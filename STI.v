==> flow/design.v <==
module STI(clk,reset,load,pi_data,pi_msb,pi_low,
           so_data,so_valid);
input clk,reset; 
input load,pi_msb,pi_low; 
input [15:0]pi_data;
reg [3:0]counter;
output reg so_data,so_valid;
always@(posedge clk or posedge reset)begin
if(reset)
	counter <= 0; 
else if(load == 1)begin  
	case({pi_low,pi_msb})
		2'b00: 
			counter <= 0;
		2'b01: 
			counter <= 7;
		2'b10: 
			counter <= 0;
		2'b11: 
			counter <= 15;
		default:
			counter <= 0;
	endcase
	end
else begin
	case({pi_low,pi_msb})
		2'b00: 
			counter <= counter + 1;
		2'b01: 
			counter <= counter - 1;
		2'b10: 
			counter <= counter + 1;
		2'b11: 
			counter <= counter - 1;
		default:
			counter <= 0;
	endcase
end
end
always@(posedge clk or posedge reset)begin 
if(reset)
	so_valid <= 0;
else if(load == 1)
	so_valid <= 1;
else if(({pi_low,pi_msb} == 2'b00 && counter == 7) || ({pi_low,pi_msb} == 2'b01 && counter == 0 ) || ({pi_low,pi_msb} == 2'b10 && counter == 15) || ({pi_low,pi_msb} == 2'b11 && counter == 0))
	so_valid <= 0;
else
	so_valid <= 1;
end
always@(*)begin 
if(so_valid == 1)
	so_data = pi_data[counter];
else
	so_data = 0;
end
endmodule
======== Step by step through the tools: STI ========
The steps from the RTL of STI to its reports follow in flow order.
Lines are those of the file above, counted from 1.
Operators carry their Yosys type and port widths (W data, S select, Z words).
Library cell names are shortened.
The mark - stands for no value.
set-up
  top module .............................. STI
  clock input ............................. clk
  library ................................. sky130hd
  corner .................................. tt_025C_1v80

======== Elaborated design ========
Source: Yosys, flattened and elaborated, memories not mapped. Widths are those after wreduce; folded enables and synchronous resets count as part of the registers. Registers that Yosys merges into a memory's read port (data or address) are not register bits. Print and check cells do not count. Equal cells are merged and count once.
operators by class
  add/sub/neg operators ................... 2
  eq/ne operators ......................... 5
  shifts and indexed selects .............. 1
  mux-type cells .......................... 6
  reduce/logical cells .................... 11
operator list
  operator               number
  $shiftx A16 B4 Y1      1
  $pmux W4 S3            1
  $pmux W4 S2            1
  $logic_and A1 B1 Y1    4
  $eq A2 B2 Y1 const B   2
  $reduce_or A2 Y1       2
  $add A4 B1 Y4 const B  1
  $sub A4 B1 Y4 const B  1
  $eq A4 B3 Y1 const B   1
  $eq A4 B4 Y1 const B   1
  $logic_not A4 Y1       1
  $mux W4                1
  $logic_or A1 B1 Y1     3
  $mux W1                3
  $eq A2 B1 Y1 const B   1
  $logic_not A2 Y1       1
word-level totals
  bits in registers ....................... 5
  word-level cells ........................ 27

======== Logic depth ========
Depth = most cells in a row (Yosys ltp): at word level without a register or memory, in the mapped netlist without a sequential cell, where the memories' decode and read muxes count.
depth
  depth after elaboration ................. 7
  ABC_AREA ................................ 1
  depth in mapped cells ................... 8

======== Netlist ========
The flow's flattened synthesis, as Yosys stat reports it; memories are mapped. The netlist is that of the ABC_AREA named above (0 if unset); the other value can give another one.
Totals and module areas in this step are rounded.
cells by type
  cell      number  total area (µm²)
  dfrtp_1   5       125.12
  nand2_1   33      123.869
  inv_1     21      78.826
  nand3_1   12      60.058
  ha_1      2       25.024
  fa_1      1       20.019
  nor2_1    5       18.768
  xnor2_1   2       17.517
  buf_6     1       11.261
  a21oi_1   2       10.01
  o21ai_0   2       10.01
  nand4_1   1       6.256
  nor4_1    1       6.256
  o22ai_1   1       6.256
  clkbuf_1  1       3.754
  inv_2     1       3.754
mapped netlist
  cell count .............................. 91
  mapped area ............................. 527 µm²
  flip-flops .............................. 5
  buffer cells ............................ 2

======== Timing after synthesis ========
OpenSTA on the mapped netlist: ideal clock, no wires. The path of least setup slack (recovery checks aside). Input and output delay are each 20% of the period. Register names are those of the netlist, which keeps one name where synthesis merged equal registers.
timing after synthesis
  kind .................................... reg2out
  start ................................... reg counter[0]
  end ..................................... out so_data
  period .................................. 1.84 ns
  external output delay ................... 0.368 ns
  arrival ................................. 1.025 ns
  path slack .............................. 0.447 ns
  delay of the path ....................... 1.025 ns
  stages .................................. 9
  path buffers ............................ 1
  synthesis period reached ................ 1.393 ns
"delay of the path" = arrival - input delay + setup time.
At an output port there is no setup time.
"stages" counts driving pins, that of a launching flip-flop among them; a cell with two outputs on the path counts twice.
"synthesis period reached" is the clock period less the worst setup slack; recovery checks do not enter. This is arithmetic on one report: input and output delays are still those of the set period (20% each).
The rows between start and end are the longest chain of elaborated cells between them; the timing report does not say that the signal goes this way. Where chains are equally long, one stands for them.
Each line given opens the expression or statement behind the cell; cells for indexed reads and writes are added by Yosys, which also makes memories of some case tables.
A register here has more assigning lines than the two given.
between the ends, after synthesis
  cell sequence ........................... dfrtp_1 buf_6 nand2_1 nand3_1 nand2_1 nand2_1 nand2_1 nor2_1 nor2_1
  length of the longest elaborated chain .. 2
  elaborated cells between the ends (all ways) .. 2
  RTL lines with such cells ............... 2
  classes of those cells .................. shift: 1; mux: 1
RTL lines, path after synthesis
  element             line  source
  start: declaration  6     reg [3:0]counter;
  start: assignment   28    counter <= counter + 1;
  start: assignment   30    counter <= counter - 1;
  $shiftx A16 B4 Y1   52    so_data = pi_data[counter];
  $mux W1             51    if(so_valid == 1)
  end: declaration    7     output reg so_data,so_valid;

======== Path in the finished layout ========
From the final timing report of run 1: the path of least setup slack in the routed layout; clock arrival at registers is part of the times.
timing after layout
  kind .................................... in2out
  start ................................... in pi_data[5]
  end ..................................... out so_data
  period .................................. 1.8 ns
  input delay ............................. 0.36 ns
  external output delay ................... 0.36 ns
  arrival ................................. 1.39 ns
  path slack .............................. 0.05 ns
  stages .................................. 10
  path buffers ............................ 2
The rows between start and end are the longest chain of elaborated cells between them; the timing report does not say that the signal goes this way. Where chains are equally long, one stands for them.
between the ends, after layout
  cell sequence ........................... clkdlybuf4s50_1 inv_1 nand2_1 nand3_1 nand2_1 nand2_1 nand2_1 nor2_1 nor2_1 clkbuf_2
  length of the longest elaborated chain .. 2
  elaborated cells between the ends (all ways) .. 2
  RTL lines with such cells ............... 2
  classes of those cells .................. shift: 1; mux: 1
RTL lines, path after layout
  element             line  source
  start: declaration  5     input [15:0]pi_data;
  $shiftx A16 B4 Y1   52    so_data = pi_data[counter];
  $mux W1             51    if(so_valid == 1)
  end: declaration    7     output reg so_data,so_valid;

==> runs of STI <==
Measured data: module STI, platform sky130hd, 2 stored runs of the flow under differing settings, order arbitrary. Input and output delays are each 20% of the period that was set; the output load is 0.01 pF.
The measured numbers are rounded.

======== run 1 ========
==> flow/run.sh <==
#!/bin/bash
# the make line also repeats the synthesis and layout settings of config.mk as NAME=value (left out here)
make -C /OpenROAD-flow-scripts/flow DESIGN_CONFIG=/design/flow/config.mk WORK_HOME=/design/flow/orfs CLKGATE_MAP_FILE= finish
==> flow/config.mk <==
export PLATFORM = sky130hd
export DESIGN_NAME = STI
export DESIGN_NICKNAME = STI
export VERILOG_FILES = /design/flow/design.v
export SDC_FILE = /design/flow/constraint.sdc
export NUM_CORES = 4
export LEC_CHECK = 0
export ABC_AREA = 1
export CAP_MARGIN = 25
export CELL_PAD_IN_SITES_DETAIL_PLACEMENT = 0
export CORE_ASPECT_RATIO = 1.31
export CORE_MARGIN = 10
export CORE_UTILIZATION = 46
export CTS_CLUSTER_DIAMETER = 368
export GPL_ROUTABILITY_DRIVEN = 1
export MAX_ROUTING_LAYER = met5
export PLACE_DENSITY_LB_ADDON = 0.27
export SETUP_SLACK_MARGIN = -0.14
export SLEW_MARGIN = 15
==> flow/constraint.sdc <==
create_clock -name core_clock -period 1.8 [get_ports {clk}]
set_input_delay 0.3600 -clock core_clock [delete_from_list [all_inputs] [get_ports {clk}]]
set_output_delay 0.3600 -clock core_clock [all_outputs]
set_load 0.01 [all_outputs]

-------- measured, run 1 --------
  standard-cell area after layout ......... 826 µm²
  full die area ........................... 2910 µm²
  worst setup slack after layout .......... 0.045 ns
  setup total negative slack .............. 0.000 ns
  cell area after synthesis ............... 527 µm²

======== run 2 ========
==> flow/run.sh <==
#!/bin/bash
# the make line also repeats the synthesis and layout settings of config.mk as NAME=value (left out here)
make -C /OpenROAD-flow-scripts/flow DESIGN_CONFIG=/design/flow/config.mk WORK_HOME=/design/flow/orfs CLKGATE_MAP_FILE= finish
==> flow/config.mk <==
export PLATFORM = sky130hd
export DESIGN_NAME = STI
export DESIGN_NICKNAME = STI
export VERILOG_FILES = /design/flow/design.v
export SDC_FILE = /design/flow/constraint.sdc
export NUM_CORES = 4
export LEC_CHECK = 0
export ABC_AREA = 1
export CAP_MARGIN = 20
export CORE_MARGIN = 2
export CORE_UTILIZATION = 40
export CTS_CLUSTER_DIAMETER = 223
export GPL_TIMING_DRIVEN = 1
export MIN_ROUTING_LAYER = met2
export PLACE_DENSITY_LB_ADDON = 0.26
export SLEW_MARGIN = 20
export TNS_END_PERCENT = 5
==> flow/constraint.sdc <==
create_clock -name core_clock -period 1.31 [get_ports {clk}]
set_input_delay 0.2620 -clock core_clock [delete_from_list [all_inputs] [get_ports {clk}]]
set_output_delay 0.2620 -clock core_clock [all_outputs]
set_load 0.01 [all_outputs]

-------- measured, run 2 --------
  cell area after synthesis ............... 527 µm²
  standard-cell area after layout ......... 935 µm²
  full die area ........................... 1620 µm²
  worst setup slack after layout .......... -0.358 ns
  setup total negative slack .............. -0.910 ns
